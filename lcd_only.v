==> flow/design.v <==
module lcd_only (
    input wire clk,           
    input wire reset,         
    output reg rs,            
    output reg rw,            
    output reg en,            
    output reg [7:0] data,    
    output reg done           
);
    localparam INIT = 3'b000;
    localparam COMMAND = 3'b001;
    localparam DATA = 3'b010;
    localparam WAIT = 3'b011;
    reg [2:0] state;
    integer count;            
    reg [15:0] delay_count;   
    always @(posedge clk or posedge reset) begin
        if (reset) begin
            state <= INIT;      
            count <= 0;         
            delay_count <= 0;   
            en <= 0;            
            done <= 0;
        end else begin
            case (state)
                INIT: begin
                    rs <= 0;
                    rw <= 0;
                    en <= 1;
                    data <= 8'h38;  
                    state <= COMMAND;
                    delay_count <= 0;  
                end
                COMMAND: begin
                    en <= 0;   
                    delay_count <= delay_count + 1;
                    if (delay_count == 50000) begin  
                        delay_count <= 0;
                        if (count == 0) begin
                            data <= 8'h0C;   
                            count <= count + 1;
                        end else if (count == 1) begin
                            data <= 8'h01;   
                            count <= count + 1;
                        end else if (count == 2) begin
                            data <= 8'h06;   
                            count <= count + 1;
                        end else if (count == 3) begin
                            state <= DATA;  
                            count <= 0;
                        end
                        en <= 1;   
                    end
                end
                DATA: begin
                    en <= 1;
                    rs <= 1;    
                    rw <= 0;    
                    if (count <= 6) begin
                        case (count)
                            0: data <= "W";
                            1: data <= "A";
                            2: data <= "S";
                            3: data <= "H";
                            4: data <= "I";
                            5: data <= "N";
                            6: data <= "G";
                        endcase
                        count <= count + 1;   
                        state <= WAIT;        
                    end else begin
                        state <= WAIT;   
                        done <= 1;       
                    end
                end
                WAIT: begin
                    en <= 0;            
                    delay_count <= delay_count + 1;  
                    if (delay_count == 50000 && counte <= 6) begin  
                        state <= DATA;  
                        delay_count <= 0;   
                    end
                    else if(count > 6) begin
                        state <= WAIT;
                    end
                end
            endcase
        end
    end
endmodule
# ---- Tool chain data of lcd_only
# What the tools print for lcd_only, step after step.
# Line numbers count from 1 in the design file above.
# Operators carry their Yosys type and port widths (W data, S select, Z words).
# Cell names lack the library's common part.
# The mark - stands for no value.
dict set report setup {
  top_module {lcd_only}
  clock_port {clk}
  library {sky130hd}
  pvt_corner {tt_025C_1v80}
}

# ---- Elaborated design
# Counts by Yosys on the flattened word-level netlist (proc, flatten, opt, wreduce; memories kept). Register bits leave out memories and registers merged into their read ports (data or address). Print and check cells are left out.
dict set report op_classes {
  equal 23
  muxes 28
  bitwise 2
  div 0
  compare 3
  add_sub_neg 2
  n_mul 0
  n_shift 0
  n_reduce_logical 16
}
# operator count
set ops {}
lappend ops {{$mux W32} 6}
lappend ops {{$eq A32 B3 Y1 const B} 5}
lappend ops {{$eq A32 B2 Y1 const B} 3}
lappend ops {{$logic_not A32 Y1} 2}
lappend ops {{$pmux W32 S2} 1}
lappend ops {{$pmux W8 S7} 1}
lappend ops {{$pmux W16 S3} 1}
lappend ops {{$mux W8} 5}
lappend ops {{$eq A32 B1 Y1 const B} 1}
lappend ops {{$add A32 B2 Y32 const B} 1}
lappend ops {{$gt A32 B4 Y1 const B} 1}
lappend ops {{$le A32 B4 Y1 const B} 1}
lappend ops {{$mux W16} 2}
lappend ops {{$pmux W8 S3} 1}
lappend ops {{$mux W3} 7}
lappend ops {{$add A16 B1 Y16 const B} 1}
lappend ops {{$eq A16 B16 Y1 const B} 1}
lappend ops {{$ne A2 B2 Y1 const B} 6}
lappend ops {{$pmux W3 S4} 1}
lappend ops {{$reduce_bool A3 Y1} 3}
lappend ops {{$ne A8 B8 Y1 const B} 1}
lappend ops {{$reduce_and A7 Y1} 1}
lappend ops {{$eq A3 B2 Y1 const B} 2}
lappend ops {{$reduce_and A6 Y1} 1}
lappend ops {{$ne A5 B5 Y1 const B} 1}
lappend ops {{$reduce_and A2 Y1} 2}
lappend ops {{$reduce_bool A2 Y1} 2}
lappend ops {{$ne A4 B4 Y1 const B} 1}
# Not listed: further kinds 12, cells in them 13.
dict set report bits {
  clocked_rd_ports_x_width 0
  latchBits 0
  input_bits 2
  register_bits 62
  n_memories 0
  romBits 0
  mem_bits_rw 0
  out_inout_bits 12
  wordCells 81
}

# ---- Depth
# Longest topological path by Yosys (ltp), each cell counted once; first at word level (registers and memories cut), then after technology mapping (sequential cells cut; the memories' decode and read muxes count).
dict set report depth {
  depth_word 7
  abc_area 1
  ltp_mapped 13
  depth_no_buf 13
}

# ---- Netlist
# The flow's flattened synthesis, as Yosys stat reports it; memories are mapped. The netlist is that of the ABC_AREA named above (0 if unset); the other value can give another one.
# cell_type count area_total_um2
set types {}
lappend types {dfrtp_1 53 1.33E+03}
lappend types {nand2_1 140 525.504}
lappend types {nor2_1 99 371.606}
lappend types {xor2_1 30 262.752}
lappend types {inv_1 66 247.738}
lappend types {edfxtp_1 8 240.23}
lappend types {nand3_1 31 155.149}
lappend types {nor3_1 29 145.139}
lappend types {o21ai_0 24 120.115}
lappend types {nand4_1 16 100.096}
lappend types {ha_1 6 75.072}
lappend types {o21ai_1 15 75.072}
lappend types {buf_6 5 56.304}
lappend types {o21ai_2 6 52.55}
lappend types {nor2_2 8 50.048}
lappend types {a21oi_1 9 45.043}
lappend types {nor2_8 2 40.038}
lappend types {nand2_2 5 31.28}
# Not listed: further types 17, cells in them 37.
dict set report mapped {
  ff_cells 62
  cells 589
  buf_cells 17
  seq_area_um2 1592.8
  yosys_area_um2 4191.5
}

# ---- Worst setup path after synthesis
# Source: OpenSTA report_checks on the synthesized netlist (no wires, ideal clock, input and output delay 20% of the period each), path of least setup slack; recovery checks are left aside. Register names are those of the netlist, which keeps one name where synthesis merged equal registers.
dict set report synth_path {
  kind {register -> register}
  startpoint {reg count[0]}
  endpoint {reg data[0]}
  period_ns 2.58
  arrival_ns 1.808
  n_path_buf 0
  setup_time_ns 0.373
  delay_ns 2.181
  t_first_pin_ns 0.000
  path_stages 11
  required_ns 2.207
  setup_slack_ns 0.399
  synth_period_reached_ns 2.181
}
# "delay_ns" = arrival - input delay + setup time.
# "path_stages": output pins that drive a net of the path, with the launching flip-flop's if there is one; two outputs of one cell count as two.
# "synth_period_reached_ns" = period - worst setup slack (recovery checks aside). The figure is calculated, with input and output delays left at 20% of the set period.
# Between the ends stands the longest chain of elaborated cells between them, by number of cells; it is not shown to be the way that was timed. Of several equally long chains one is given.
# A line is the first line of the expression or statement that the cell stems from. Yosys adds cells for indexed reads and writes and turns some case tables into memories.
# At most two assigning lines are given for a register; there are more.
# Only ways into the end's enable, where the timed path ends, are counted here.
dict set report synth_between {
  path_cell_list {dfrtp_1 -> inv_1 -> ha_1 -> nand3_1 -> nor2_1 -> nand2_2 -> nor2_2 -> nor2_2 -> nand2_4 -> nand4_1 -> a21oi_1}
  elab_chain_len 3
  cells_between 15
  lines_between 5
  cone_classes {compare: 1; eq/ne: 11; reduce/logical: 3}
}
# element line
set synth_rtl {}
lappend synth_rtl {{start: declaration} 15} ;# integer count;
lappend synth_rtl {{start: assignment} 41} ;# count <= count + 1;
lappend synth_rtl {{start: assignment} 44} ;# count <= count + 1;
lappend synth_rtl {{$le A32 B4 Y1} 59} ;# if (count <= 6) begin
lappend synth_rtl {{$ne A2 B2 Y1} -}
lappend synth_rtl {{$reduce_and A6 Y1} -}
lappend synth_rtl {{end: assignment} 61} ;# 0: data <= "W";
lappend synth_rtl {{end: assignment} 62} ;# 1: data <= "A";
lappend synth_rtl {{end: declaration} 7} ;# output reg [7:0] data,

# ---- Worst path after layout
# Path of least setup slack in the final report of entry A (OpenROAD, finished layout, wires in). Where an end is a register, its clock arrival counts in the times.
dict set report layout_path {
  kind {register -> register}
  startpoint {reg count[0]}
  endpoint {reg data[0]}
  path_stages 11
  setup_slack_ns 1.42
  required_ns 4.03
  n_path_buf 0
  t_first_pin_ns 0.32
  arrival_ns 2.60
  setup_time_ns 0.37
  period_ns 4.07
}
# Between the ends stands the longest chain of elaborated cells between them, by number of cells; it is not shown to be the way that was timed. Of several equally long chains one is given.
# At most two assigning lines are given for a register; there are more.
# Only ways into the end's enable, where the timed path ends, are counted here.
dict set report layout_between {
  path_cell_list {dfrtp_1 -> inv_1 -> ha_1 -> nand3_1 -> nor2_1 -> nand2_2 -> nor2_2 -> nor2_2 -> nand2_4 -> nand4_1 -> a21oi_1}
  elab_chain_len 3
  cells_between 15
  lines_between 5
  cone_classes {compare: 1; eq/ne: 11; reduce/logical: 3}
}
# element line
set layout_rtl {}
lappend layout_rtl {{start: declaration} 15} ;# integer count;
lappend layout_rtl {{start: assignment} 41} ;# count <= count + 1;
lappend layout_rtl {{start: assignment} 44} ;# count <= count + 1;
lappend layout_rtl {{$le A32 B4 Y1} 59} ;# if (count <= 6) begin
lappend layout_rtl {{$ne A2 B2 Y1} -}
lappend layout_rtl {{$reduce_and A6 Y1} -}
lappend layout_rtl {{end: assignment} 61} ;# 0: data <= "W";
lappend layout_rtl {{end: assignment} 62} ;# 1: data <= "A";
lappend layout_rtl {{end: declaration} 7} ;# output reg [7:0] data,

Ticket comment

Module lcd_only, platform sky130hd: 2 stored runs of the flow (Yosys, OpenROAD) with differing settings, in no particular order. Input and output delays are each 20% of the period that was set; the output load is 0.01 pF.
"achieved_period_ns": clock period set for the run, less the worst setup slack. It is reckoned from that one timing run; input and output delays stay at 20% of the period that was set.
"worst_path_time_ns" = time allowed to the worst setup path (clock period - input delay - output delay, where it has them) - its slack; a late launch clock adds to it, a late capture clock takes from it.
By "power_mw" is meant OpenSTA's value without simulated activity: inputs other than the clock are taken to toggle once in ten clock periods, and the tool carries that through the logic.

[flow] entry A: files
==> flow/run.sh <==
#!/bin/bash
# the make line also repeats the synthesis and layout settings of config.mk as NAME=value (left out here)
make -C /OpenROAD-flow-scripts/flow DESIGN_CONFIG=/design/flow/config.mk WORK_HOME=/design/flow/orfs CLKGATE_MAP_FILE= finish
==> flow/config.mk <==
export PLATFORM = sky130hd
export DESIGN_NAME = lcd_only
export DESIGN_NICKNAME = lcd_only
export VERILOG_FILES = /design/flow/design.v
export SDC_FILE = /design/flow/constraint.sdc
export NUM_CORES = 4
export LEC_CHECK = 0
export ABC_AREA = 1
export CAP_MARGIN = 20
export CORE_ASPECT_RATIO = 1.42
export CORE_MARGIN = 6
export CORE_UTILIZATION = 38
export CTS_CLUSTER_SIZE = 44
export GPL_TIMING_DRIVEN = 0
export PLACE_DENSITY_LB_ADDON = 0.02
export SETUP_SLACK_MARGIN = 0.04
export SLEW_MARGIN = 20
export TNS_END_PERCENT = 65
==> flow/constraint.sdc <==
create_clock -name core_clock -period 4.07 [get_ports {clk}]
set_input_delay 0.8140 -clock core_clock [delete_from_list [all_inputs] [get_ports {clk}]]
set_output_delay 0.8140 -clock core_clock [all_outputs]
set_load 0.01 [all_outputs]

[flow] entry A: metrics
[metrics] ws_hold_ns = 0.444
[metrics] power_mw = 1.595
[metrics] tns_setup_ns = 0.000
[metrics] worst_path_time_ns = 2.65
[metrics] worstPathKind = register -> register
[metrics] design.die.area_um2 = 13733.5
[metrics] finish.stdcell_area_um2 = 4790.8
[metrics] synthesis_area_um2 = 4191.5
[metrics] fin_ws_ns = 1.422
[metrics] achieved_period_ns = 2.648
[metrics] finalUtil_pct = 44.8

[flow] entry B: files
==> flow/run.sh <==
#!/bin/bash
# the make line also repeats the synthesis and layout settings of config.mk as NAME=value (left out here)
make -C /OpenROAD-flow-scripts/flow DESIGN_CONFIG=/design/flow/config.mk WORK_HOME=/design/flow/orfs CLKGATE_MAP_FILE= finish
==> flow/config.mk <==
export PLATFORM = sky130hd
export DESIGN_NAME = lcd_only
export DESIGN_NICKNAME = lcd_only
export VERILOG_FILES = /design/flow/design.v
export SDC_FILE = /design/flow/constraint.sdc
export NUM_CORES = 4
export LEC_CHECK = 0
export CAP_MARGIN = 20
export CORE_MARGIN = 2
export CORE_UTILIZATION = 40
export SETUP_SLACK_MARGIN = -0.05
export SLEW_MARGIN = 20
==> flow/constraint.sdc <==
create_clock -name core_clock -period 2.3 [get_ports {clk}]
set_input_delay 0.4600 -clock core_clock [delete_from_list [all_inputs] [get_ports {clk}]]
set_output_delay 0.4600 -clock core_clock [all_outputs]
set_load 0.01 [all_outputs]

[flow] entry B: metrics
[metrics] finish.stdcell_area_um2 = 4227.8
[metrics] synthesis_area_um2 = 3437.0
[metrics] ws_hold_ns = 0.467
[metrics] design.die.area_um2 = 9349.9
[metrics] worst_path_time_ns = 2.25
[metrics] worstPathKind = register -> register
[metrics] achieved_period_ns = 2.248
[metrics] tns_setup_ns = 0.000
[metrics] fin_ws_ns = 0.052
[metrics] power_mw = 2.256
[metrics] finalUtil_pct = 51.2
