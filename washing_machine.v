==> flow/design.v <==
module washing_machine(
    input clk,
    input reset,
    input power,
    input water_full,
    input detergent_full,
    output reg wash_ongoing,
    output reg spin_ongoing,
    output reg dry_ongoing,
    output reg finished,
    output reg [2:0] state 
);
    reg [31:0] clk_div;
    reg [3:0] counter;
    parameter IDLE = 4'b0000;
    parameter WRITE_DATA = 4'b0001;
   always @(posedge clk or posedge reset) begin
      if (reset) begin
        wash_ongoing <= 0;
        spin_ongoing <= 0;
        dry_ongoing <= 0;
        clk_div <=0;
        counter <= 0;
        finished <= 0;
        state <= 3'b000; 
      end 
      else if (power) begin
        case (state)
          3'b000: begin
            wash_ongoing <= 0;
            spin_ongoing <= 0;
            dry_ongoing <= 0;
            finished <= 0;
            if(water_full && detergent_full)begin
              state <= 3'b001;  
            end
            else begin
              state <= state;
            end
          end
          3'b001: begin
            wash_ongoing <= 1;
            spin_ongoing <= 0;
            dry_ongoing <= 0;
            finished <= 0;
            if(counter == 12) begin
              state <= 3'b010;  
              counter <= 0;
            end
            else begin
              state <= state;
              if(clk_div == 20000000) begin
                counter <= counter + 1;
                clk_div <= 0;
              end
              else begin
                clk_div <= clk_div+1;
              end
            end
          end
          3'b010: begin
            spin_ongoing <= 1;
            wash_ongoing <=0;
            dry_ongoing <= 0;
            finished <= 0;
            if(counter == 8) begin
              state <= 3'b011; 
              counter <= 0;
            end
            else begin
              if(clk_div == 20000000) begin
                counter <= counter + 1;
                clk_div <= 0;
              end
              else begin
                clk_div <= clk_div+1;
              end
            end
          end
          3'b011: begin
            dry_ongoing <= 1;
            spin_ongoing <= 0;
            wash_ongoing <=0;
            finished <= 0;
            if(counter == 8) begin
              state <= 3'b100;  
              dry_ongoing <= 0;
              counter <= 0;
            end
            else begin
              state <= state;
              if(clk_div == 20000000) begin
                counter <= counter + 1;
                clk_div <= 0;
              end
              else begin
                clk_div <= clk_div+1;
              end
            end
          end
          3'b100: begin
            dry_ongoing <= 0;
            spin_ongoing <= 0;
            wash_ongoing <= 0;
            finished <= 1;
          end
        endcase
      end
    end
endmodule
* Step by step through the tools: washing_machine
What the tools print for washing_machine, step after step.
Line numbers count from 1 in the design file above.
Cell names lack the library's common part.
Not given: --
- Top module :: washing_machine
- Clock port :: clk
- Standard-cell library :: sky130hd
- Library corner :: tt_025C_1v80

* Word level
Source: Yosys, flattened and elaborated, memories not mapped. Widths are those after wreduce. Registers that Yosys merges into a memory's read port (data or address) are not register bits. Print and check cells do not count.
- Word-level cells :: 60
- Output and inout bits :: 7
- Bits of input ports :: 5
- Register bits :: 43
- Reduce/logical cells :: 20
- Muxes and demuxes :: 18
- Equal/unequal tests :: 13
- Add/sub/neg operators :: 2
** Operator list (number)
- 32-bit two-way mux :: 3
- 32-bit parallel mux with 2-bit select :: 1
- 32-bit by 1-bit adder with 32-bit output with constant B :: 1
- 32-bit by 25-bit equality test with 1-bit output with constant B :: 1
- 4-bit OR reduction :: 4
- 2-bit != test with constant B :: 6
- 3-bit parallel mux with 4-bit select :: 1
- 4-bit two-way mux :: 3
- 3-bit two-way mux :: 4
- 2-bit AND reduction :: 5
- 2-bit nonzero test :: 4
- 4-bit equality test with constant B :: 2
- 4-bit parallel mux with 2-bit select :: 1
- 1-bit parallel mux with 2-bit select :: 4
- 3-bit by 2-bit equality test with 1-bit output with constant B :: 2
- 6-bit AND reduction :: 1
- 4-bit by 1-bit adder with 4-bit output with constant B :: 1
- 4-bit AND reduction :: 1
- 4-bit nonzero test :: 1
- 3-bit by 1-bit equality test with 1-bit output with constant B :: 1
- 3-bit equality test with constant B :: 1
- 3-bit zero test :: 1
- 3-bit nonzero test :: 1
- 2-bit OR reduction :: 1
- 1-bit logical AND :: 1
- 1-bit two-way mux :: 1

* Logic depth
Yosys ltp: most cells in a row. Word level: on the elaborated netlist, between registers, memories and ports. Mapped: between sequential cells and ports; inverters and the memories' decode and read muxes count.
- Depth in word-level cells :: 4
- ABC_AREA :: 0
- Depth in mapped cells :: 8
- Depth with buffers taken out :: 7

* Synthesis result
Source: synth_stat.txt of the flow (Yosys; design flattened, memories mapped). It holds for the ABC_AREA given above (unset counts as 0); a run with the other value may have another netlist.
Totals and module areas in this step are rounded.
- Mapped cells :: 233
- Buffers :: 7
- Cell area after synthesis :: 2300 µm²
- Sequential part of the area :: 1080 µm²
- Flip-flops :: 43
** Cell types
- dfrtp_1 :: number 43, total area 1.08E+03 µm²
- xnor2_1 :: number 14, total area 122.618 µm²
- nand4_1 :: number 14, total area 87.584 µm²
- nand2_1 :: number 22, total area 82.579 µm²
- nor3_1 :: number 16, total area 80.077 µm²
- xor2_1 :: number 9, total area 78.826 µm²
- and4_1 :: number 6, total area 52.55 µm²
- ha_1 :: number 4, total area 50.048 µm²
- mux2i_1 :: number 5, total area 50.048 µm²
- nand3_1 :: number 10, total area 50.048 µm²
- nor2_1 :: number 13, total area 48.797 µm²
- inv_1 :: number 12, total area 45.043 µm²
- a21oi_1 :: number 6, total area 30.029 µm²
- o21ai_0 :: number 6, total area 30.029 µm²
- and3_1 :: number 4, total area 25.024 µm²
- or4_4 :: number 2, total area 22.522 µm²
- nor4_4 :: number 1, total area 21.27 µm²
- nor2_8 :: number 1, total area 20.019 µm²
Not listed: further types 28, cells in them 45.

* Worst setup path after synthesis
Source: OpenSTA report_checks on the synthesized netlist (no wires, ideal clock, input and output delay 20% of the period each), path of least setup slack; recovery checks are left aside. Register names are those of the netlist, which keeps one name where synthesis merged equal registers.
- Kind :: register to register
- Start point :: register clk_div[15]
- End point :: register counter[0]
- Buffers on the path :: 0
- Period :: 2.38 ns
- Arrival time :: 1.840 ns
- Setup slack :: 0.475 ns
- Path delay :: 1.905 ns
- Stages :: 5
- Required time :: 2.315 ns
- Time at the first pin :: 0.000 ns
- Library setup time :: 0.065 ns
- Period reached after synthesis :: 1.905 ns
"path delay" = arrival - input delay + setup time.
"stages" counts driving pins, that of a launching flip-flop among them; a cell with two outputs on the path counts twice.
"period reached after synthesis" = period - worst setup slack (recovery checks aside). The figure is calculated, with input and output delays left at 20% of the set period.
Between the ends stands the longest chain of elaborated cells between them, by number of cells; it is not shown to be the way that was timed. Of several equally long chains one is given.
A line is the first line of the expression or statement that the cell stems from. Yosys adds cells for indexed reads and writes and turns some case tables into memories.
A register here has more assigning lines than the two given.
- Path through :: dfrtp_1 > or4_4 > or4_4 > nor2_8 > mux2_2
- Cells in the longest elaborated chain :: 4
- Elaborated cells between the ends (all ways) :: 5
- Classes of those cells :: eq/ne: 1; mux: 4
** RTL lines, path post-synthesis
- start, declared :: RTL line 13 : reg [31:0] clk_div;
- start, assigned :: RTL line 57 : clk_div <= clk_div+1;
- start, assigned :: RTL line 76 : clk_div <= clk_div+1;
- 32-bit by 25-bit equality test with 1-bit output :: RTL line 71 : if(clk_div == 20000000) begin
- 4-bit two-way mux :: RTL line 71
- 4-bit two-way mux :: RTL line 66 : if(counter == 8) begin
- 4-bit parallel mux with 2-bit select :: RTL line 28 : case (state)
- end, assigned :: RTL line 53 : counter <= counter + 1;
- end, assigned :: RTL line 72 : counter <= counter + 1;
- end, declared :: RTL line 14 : reg [3:0] counter;

Ticket comment

washing_machine: 2 stored runs of the Yosys and OpenROAD flow on sky130hd. The settings differ; the order carries no meaning. The constraints put input and output delay at 20% of the set period each and load the outputs with 0.01 pF.

* Run 1
** Files
==> flow/run.sh <==
#!/bin/bash
# the make line also repeats the synthesis and layout settings of config.mk as NAME=value (left out here)
make -C /OpenROAD-flow-scripts/flow DESIGN_CONFIG=/design/flow/config.mk WORK_HOME=/design/flow/orfs CLKGATE_MAP_FILE= finish
==> flow/config.mk <==
export PLATFORM = sky130hd
export DESIGN_NAME = washing_machine
export DESIGN_NICKNAME = washing_machine
export VERILOG_FILES = /design/flow/design.v
export SDC_FILE = /design/flow/constraint.sdc
export NUM_CORES = 4
export LEC_CHECK = 0
export ABC_AREA = 0
export CAP_MARGIN = 10
export CELL_PAD_IN_SITES_DETAIL_PLACEMENT = 2
export CORE_ASPECT_RATIO = 1.33
export CORE_MARGIN = 2
export CORE_UTILIZATION = 62
export CTS_CLUSTER_SIZE = 29
export MAX_ROUTING_LAYER = met4
export MIN_ROUTING_LAYER = met2
export SLEW_MARGIN = 25
==> flow/constraint.sdc <==
create_clock -name core_clock -period 1.32 [get_ports {clk}]
set_input_delay 0.2640 -clock core_clock [delete_from_list [all_inputs] [get_ports {clk}]]
set_output_delay 0.2640 -clock core_clock [all_outputs]
set_load 0.01 [all_outputs]
** Results
Did not finish, placement stopped with DPL-0033.

* Run 2
** Files
==> flow/run.sh <==
#!/bin/bash
# the make line also repeats the synthesis and layout settings of config.mk as NAME=value (left out here)
make -C /OpenROAD-flow-scripts/flow DESIGN_CONFIG=/design/flow/config.mk WORK_HOME=/design/flow/orfs CLKGATE_MAP_FILE= finish
==> flow/config.mk <==
export PLATFORM = sky130hd
export DESIGN_NAME = washing_machine
export DESIGN_NICKNAME = washing_machine
export VERILOG_FILES = /design/flow/design.v
export SDC_FILE = /design/flow/constraint.sdc
export NUM_CORES = 4
export LEC_CHECK = 0
export CAP_MARGIN = 20
export CORE_ASPECT_RATIO = 1.17
export CORE_MARGIN = 2
export CORE_UTILIZATION = 57
export GPL_TIMING_DRIVEN = 1
export PLACE_DENSITY_LB_ADDON = 0.16
export SETUP_SLACK_MARGIN = 0.13
export SLEW_MARGIN = 20
==> flow/constraint.sdc <==
create_clock -name core_clock -period 1.6 [get_ports {clk}]
set_input_delay 0.3200 -clock core_clock [delete_from_list [all_inputs] [get_ports {clk}]]
set_output_delay 0.3200 -clock core_clock [all_outputs]
set_load 0.01 [all_outputs]
** Results
Did not finish, routing stopped with DPL-0038.
